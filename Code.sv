==> flow/design.v <==
module morse_code_encoder (
    input clk,                   
    input rst,                   
    input start_single,          
    input start_sequence,        
    input [3:0] digit_in,        
    input mode_select,           
    output reg led               
);
    parameter CLK_FREQ = 100_000_000;
    parameter DOT_DURATION = CLK_FREQ * 1;           
    parameter DASH_DURATION = CLK_FREQ * 3;          
    parameter GAP_DURATION = CLK_FREQ / 2;           
    parameter DIGIT_GAP_DURATION = CLK_FREQ * 10;    
    typedef enum reg [3:0] {
        IDLE,
        STORE,
        LOAD,
        SEND,
        GAP,
        DIGIT_GAP,
        NEXT_DIGIT,
        DONE
    } state_t;
    state_t current_state, next_state;
    reg [3:0] digit_buffer[0:5];
    reg [2:0] digit_count;
    reg [2:0] digit_index;
    reg [4:0] morse_pattern;
    reg [2:0] morse_length;
    reg [2:0] bit_index;
    reg [31:0] timer;
    reg [3:0] current_digit;
    reg prev_start_single, prev_start_sequence;
    wire single_edge = start_single && ~prev_start_single;
    wire sequence_edge = start_sequence && ~prev_start_sequence;
    always @(posedge clk) begin
        prev_start_single <= start_single;
        prev_start_sequence <= start_sequence;
    end
    always @(posedge clk or posedge rst) begin
        if (rst) current_state <= IDLE;
        else     current_state <= next_state;
    end
    always @(*) begin
        case (current_state)
            IDLE:
                next_state = (mode_select == 1) ? 
                             (sequence_edge ? LOAD : (single_edge ? STORE : IDLE)) :
                             (single_edge ? LOAD : IDLE);
            STORE:      next_state = IDLE;
            LOAD:       next_state = SEND;
            SEND:       next_state = (timer == 0) ? GAP : SEND;
            GAP: begin
                if (timer == 0) begin
                    if (bit_index == morse_length - 1)
                        next_state = (digit_index < digit_count - 1) ? DIGIT_GAP : DONE;
                    else
                        next_state = SEND;
                end else
                    next_state = GAP;
            end
            DIGIT_GAP:  next_state = (timer == 0) ? NEXT_DIGIT : DIGIT_GAP;
            NEXT_DIGIT: next_state = LOAD;
            DONE:       next_state = IDLE;
            default:    next_state = IDLE;
        endcase
    end
    integer i;
    always @(posedge clk or posedge rst) begin
        if (rst) begin
            led <= 0;
            digit_count <= 0;
            digit_index <= 0;
            bit_index <= 0;
            timer <= 0;
            current_digit <= 0;
            for (i = 0; i < 6; i = i + 1)
                digit_buffer[i] <= 0;
        end else begin
            case (current_state)
                IDLE: begin
                    led <= 0;
                end
                STORE: begin
                    if (digit_count < 6) begin
                        digit_buffer[digit_count] <= digit_in;
                        digit_count <= digit_count + 1;
                    end
                end
                LOAD: begin
                    current_digit <= (mode_select) ? digit_buffer[digit_index] : digit_in;
                    case ((mode_select) ? digit_buffer[digit_index] : digit_in)
                        4'd0: begin morse_pattern <= 5'b11111; morse_length <= 5; end
                        4'd1: begin morse_pattern <= 5'b01111; morse_length <= 5; end
                        4'd2: begin morse_pattern <= 5'b00111; morse_length <= 5; end
                        4'd3: begin morse_pattern <= 5'b00011; morse_length <= 5; end
                        4'd4: begin morse_pattern <= 5'b00001; morse_length <= 5; end
                        4'd5: begin morse_pattern <= 5'b00000; morse_length <= 5; end
                        4'd6: begin morse_pattern <= 5'b10000; morse_length <= 5; end
                        4'd7: begin morse_pattern <= 5'b11000; morse_length <= 5; end
                        4'd8: begin morse_pattern <= 5'b11100; morse_length <= 5; end
                        4'd9: begin morse_pattern <= 5'b11110; morse_length <= 5; end
                        default: begin morse_pattern <= 5'b00000; morse_length <= 0; end
                    endcase
                    bit_index <= 0;
                    timer <= (morse_pattern[4] == 1) ? DASH_DURATION : DOT_DURATION;
                    led <= 1;
                end
                SEND: begin
                    if (timer > 0) timer <= timer - 1;
                    else begin
                        led <= 0;
                        timer <= GAP_DURATION;
                    end
                end
                GAP: begin
                    if (timer > 0) timer <= timer - 1;
                    else begin
                        bit_index <= bit_index + 1;
                        if (bit_index < morse_length - 1) begin
                            timer <= (morse_pattern[4 - (bit_index + 1)] == 1) ? DASH_DURATION : DOT_DURATION;
                            led <= 1;
                        end
                    end
                end
                DIGIT_GAP: begin
                    led <= 0;
                    if (timer == 0) timer <= DIGIT_GAP_DURATION;
                    else timer <= timer - 1;
                end
                NEXT_DIGIT: begin
                    digit_index <= digit_index + 1;
                end
                DONE: begin
                    led <= 0;
                    digit_index <= 0;
                    digit_count <= 0;
                end
            endcase
        end
    end
endmodule
* From RTL to reports: morse_code_encoder
What the tools print for morse_code_encoder, step after step.
Line numbers count from 1 in the design file above.
A cell with - has no value.
- Design top :: morse_code_encoder
- Clock port :: clk
- Cell library :: sky130hd
- Timing corner :: tt_025C_1v80

* Elaborated design
Yosys after proc, flatten, opt, wreduce and memory -nomap, before mapping. Print and check cells are not counted. Equal cells are merged and count once.
Yosys's memory passes give these memory sizes; they may raise the number of words (mostly to a power of two), join words into wider ones and drop unused or constant bits.
- Register bits :: 74
- Memory cells :: 1
- Output and inout port bits :: 1
- Bits of input ports :: 9
- ROM bits :: 112
- Word width x clocked read ports :: 7
- Cells after elaboration :: 106
- Eq/ne operators :: 23
- Bitwise gates (word level) :: 3
- Muxes and demuxes :: 29
- Reduce/logical cells :: 23
- Shifts and indexed selects :: 1
- Order comparisons :: 4
- $add $sub $neg :: 7
** Memories
- (no name shown) :: words 16, bits a word 7, rd ports 1, wr ports 0, line 93 : case ((mode_select) ? digit_buffer[digit_index] : digit_in)
** Operators with widths (count)
- case mux 32 bit (select 4 bit) :: 1
- 2-to-1 mux 32 bit :: 4
- < comparator 3 x 32 -> 1 bit :: 2
- 2-to-1 mux 29 bit :: 2
- equality test 3 x 32 -> 1 bit :: 1
- subtractor 32 x 1 -> 32 bit with constant B :: 1
- greater-than comparator 32 x 1 -> 1 bit with constant B :: 1
- zero test 32 bit :: 1
- equality test 3 bit with constant B :: 8
- case mux 4 bit (select 6 bit) :: 1
- equality test 3 x 2 -> 1 bit with constant B :: 6
- AND reduction 3 bit :: 6
- case mux 3 bit (select 6 bit) :: 1
- case mux 3 bit (select 2 bit) :: 3
- 2-to-1 mux 3 bit :: 5
- 2-to-1 mux 2 bit :: 5
- equality test 3 x 1 -> 1 bit with constant B :: 3
- != test 2 bit with constant B :: 4
- AND reduction 2 bit :: 4
- subtractor 3 x 1 -> 4 bit with constant B :: 2
- nonzero test 4 bit :: 2
- 2-to-1 mux 4 bit :: 2
- nonzero test 2 bit :: 3
- adder 3 x 1 -> 3 bit with constant B :: 2
- zero test 3 bit :: 2
- subtractor 3 x 4 -> 5 bit with constant A :: 1
- indexed select 5 x 5 -> 1 bit :: 1
- adder 3 x 1 -> 4 bit with constant B :: 1
Other operator kinds: 9; their cells: 15.

* Logic depth
Longest topological path by Yosys (ltp), each cell counted once; first at word level (registers and memories cut), then after technology mapping (sequential cells cut; the memories' decode and read muxes count).
- Depth after elaboration :: 7
- ABC_AREA :: 0
- Mapped depth :: 10
- Depth with buffers taken out :: 8

* Synthesis result
The flow's flattened synthesis, as Yosys stat reports it; memories are mapped. The netlist is that of the ABC_AREA named above (0 if unset); the other value can give another one.
** Cells by type (count)
- sky130_fd_sc_hd__dfrtp_1 :: 73
- sky130_fd_sc_hd__mux2_2 :: 24
- sky130_fd_sc_hd__ha_1 :: 19
- sky130_fd_sc_hd__o21ai_0 :: 37
- sky130_fd_sc_hd__edfxtp_1 :: 6
- sky130_fd_sc_hd__nand2_1 :: 47
- sky130_fd_sc_hd__nor2_1 :: 41
- sky130_fd_sc_hd__a21oi_1 :: 29
- sky130_fd_sc_hd__nand3_1 :: 16
- sky130_fd_sc_hd__nor3_1 :: 16
- sky130_fd_sc_hd__or3_1 :: 11
- sky130_fd_sc_hd__inv_1 :: 17
- sky130_fd_sc_hd__or4_1 :: 6
- sky130_fd_sc_hd__o41ai_1 :: 5
- sky130_fd_sc_hd__clkbuf_1 :: 11
- sky130_fd_sc_hd__dfxtp_1 :: 2
- sky130_fd_sc_hd__mux2i_1 :: 4
- sky130_fd_sc_hd__a22oi_1 :: 5
Other cell types: 53; their cells: 110.
- Sequential area :: 0.0020732 mm²
- Standard cells after synthesis :: 479
- Flip-flops :: 82
- Cell area after synthesis :: 0.0046169 mm²

* Path before layout
Path of least setup slack by OpenSTA after synthesis, without wires, with an ideal clock, recovery checks aside; 20% of the period is set as input and as output delay. Where synthesis merged equal registers, the netlist keeps one of their names.
- Kind :: reg2reg
- From :: register timer[0]
- To :: register timer[9]
- Stages :: 10
- Path buffers :: 1
- Delay of the path :: 2.592 ns
- Period :: 2.92 ns
- Launch time at the first pin :: 0.000 ns
- Arrival :: 2.472 ns
- Setup time :: 0.120 ns
- Slack :: 0.328 ns
- Period reached after synthesis :: 2.592 ns
"delay of the path" = arrival - input delay + setup time.
"stages": output pins that drive a net of the path, with the launching flip-flop's if there is one; two outputs of one cell count as two.
"period reached after synthesis" is the clock period less the worst setup slack; recovery checks do not enter. This is arithmetic on one report: input and output delays are still those of the set period (20% each).
Between the ends stands the longest chain of elaborated cells between them, by number of cells; it is not shown to be the way that was timed. Of several equally long chains one is given.
Each line given opens the expression or statement behind the cell; cells for indexed reads and writes are added by Yosys, which also makes memories of some case tables.
A register here has more assigning lines than the two given.
- Cell sequence :: sky130_fd_sc_hd__dfrtp_1 -> sky130_fd_sc_hd__inv_1 -> sky130_fd_sc_hd__ha_1 -> sky130_fd_sc_hd__or4b_1 -> sky130_fd_sc_hd__or4_4 -> sky130_fd_sc_hd__or3_1 -> sky130_fd_sc_hd__buf_2 -> sky130_fd_sc_hd__a21oi_1 -> sky130_fd_sc_hd__and3_1 -> sky130_fd_sc_hd__nor3_1
- Cells in the longest elaborated chain :: 3
- Elaborated cells between the ends (all ways) :: 9
** Ends and longest elaborated chain, after synthesis
- start: declaration :: line 32 : reg [31:0] timer;
- start: assignment :: line 107 : timer <= (morse_pattern[4] == 1) ? DASH_DURATION : DOT_DURATION;
- start: assignment :: line 111 : if (timer > 0) timer <= timer - 1;
- subtractor 32 x 1 -> 32 bit :: line 130 : else timer <= timer - 1;
- 2-to-1 mux 32 bit :: line 129 : if (timer == 0) timer <= DIGIT_GAP_DURATION;
- case mux 32 bit (select 4 bit) :: line 81 : case (current_state)
- end: assignment :: line 107
- end: assignment :: line 111
- end: declaration :: line 32

* Timing after layout
From the final timing report of flow run 1: the path of least setup slack in the routed layout; clock arrival at registers is part of the times.
- Kind :: reg2reg
- From :: register timer[0]
- To :: register timer[28]
- Stages :: 10
- Launch time at the first pin :: 0.34 ns
- Slack :: -0.05 ns
- Period :: 2.59 ns
- Setup time :: 0.11 ns
- Arrival :: 2.87 ns
- Path buffers :: 1
Between the ends stands the longest chain of elaborated cells between them, by number of cells; it is not shown to be the way that was timed. Of several equally long chains one is given.
A register here has more assigning lines than the two given.
- Cell sequence :: sky130_fd_sc_hd__dfrtp_1 -> sky130_fd_sc_hd__inv_2 -> sky130_fd_sc_hd__ha_1 -> sky130_fd_sc_hd__or4b_4 -> sky130_fd_sc_hd__or4_4 -> sky130_fd_sc_hd__or3_4 -> sky130_fd_sc_hd__buf_12 -> sky130_fd_sc_hd__a21oi_4 -> sky130_fd_sc_hd__and3_4 -> sky130_fd_sc_hd__nor2_1
- Cells in the longest elaborated chain :: 3
- Elaborated cells between the ends (all ways) :: 9
** Ends and longest elaborated chain, post-layout
- start: declaration :: line 32 : reg [31:0] timer;
- start: assignment :: line 107 : timer <= (morse_pattern[4] == 1) ? DASH_DURATION : DOT_DURATION;
- start: assignment :: line 111 : if (timer > 0) timer <= timer - 1;
- subtractor 32 x 1 -> 32 bit :: line 130 : else timer <= timer - 1;
- 2-to-1 mux 32 bit :: line 129 : if (timer == 0) timer <= DIGIT_GAP_DURATION;
- case mux 32 bit (select 4 bit) :: line 81 : case (current_state)
- end: assignment :: line 107
- end: assignment :: line 111
- end: declaration :: line 32

Appendix: measured runs

2 stored runs of morse_code_encoder in the flow (synthesis by Yosys, layout by OpenROAD, sky130hd cells), in arbitrary order. Constraints: input delay and output delay 20% of the set period each, output load 0.01 pF.
"achieved period" = clock period - worst setup slack. The figure is calculated, with input and output delays left at 20% of the set period.
"power consumption" rests on the timing tool's default activity at the inputs, not on a simulated workload.

** Flow run 1
- Settings :: period_ns=2.59; SETUP_SLACK_MARGIN=0.37; CAP_MARGIN=20; CORE_MARGIN=2; CORE_UTILIZATION=40; SLEW_MARGIN=20
- Die area :: 0.0124178 mm²
- Setup slack of the worst path :: -0.048 ns
- Worst hold slack after layout :: 0.488 ns
- Power consumption :: 4.566 mW
- Sum of negative setup slack :: -0.227 ns
- Post-layout utilization :: 0.547
- Achieved period :: 2.638 ns
- Chip area after synthesis (Yosys) :: 0.0046169 mm²

** Flow run 2
- Settings :: period_ns=2.77; CORE_UTILIZATION=63; SETUP_SLACK_MARGIN=0.77; PLACE_DENSITY_LB_ADDON=0.26; CORE_MARGIN=8; CELL_PAD_IN_SITES_GLOBAL_PLACEMENT=1; TNS_END_PERCENT=15; GPL_TIMING_DRIVEN=0; GPL_ROUTABILITY_DRIVEN=1; CTS_CLUSTER_SIZE=100; CAP_MARGIN=30; SLEW_MARGIN=20
- Chip area after synthesis (Yosys) :: 0.0046169 mm²
- Die area :: 0.0103236 mm²
- Achieved period :: 2.750 ns
- Setup slack of the worst path :: 0.020 ns
- Power consumption :: 3.690 mW
- Worst hold slack after layout :: 0.504 ns
- Sum of negative setup slack :: 0.000 ns
- Post-layout utilization :: 0.766
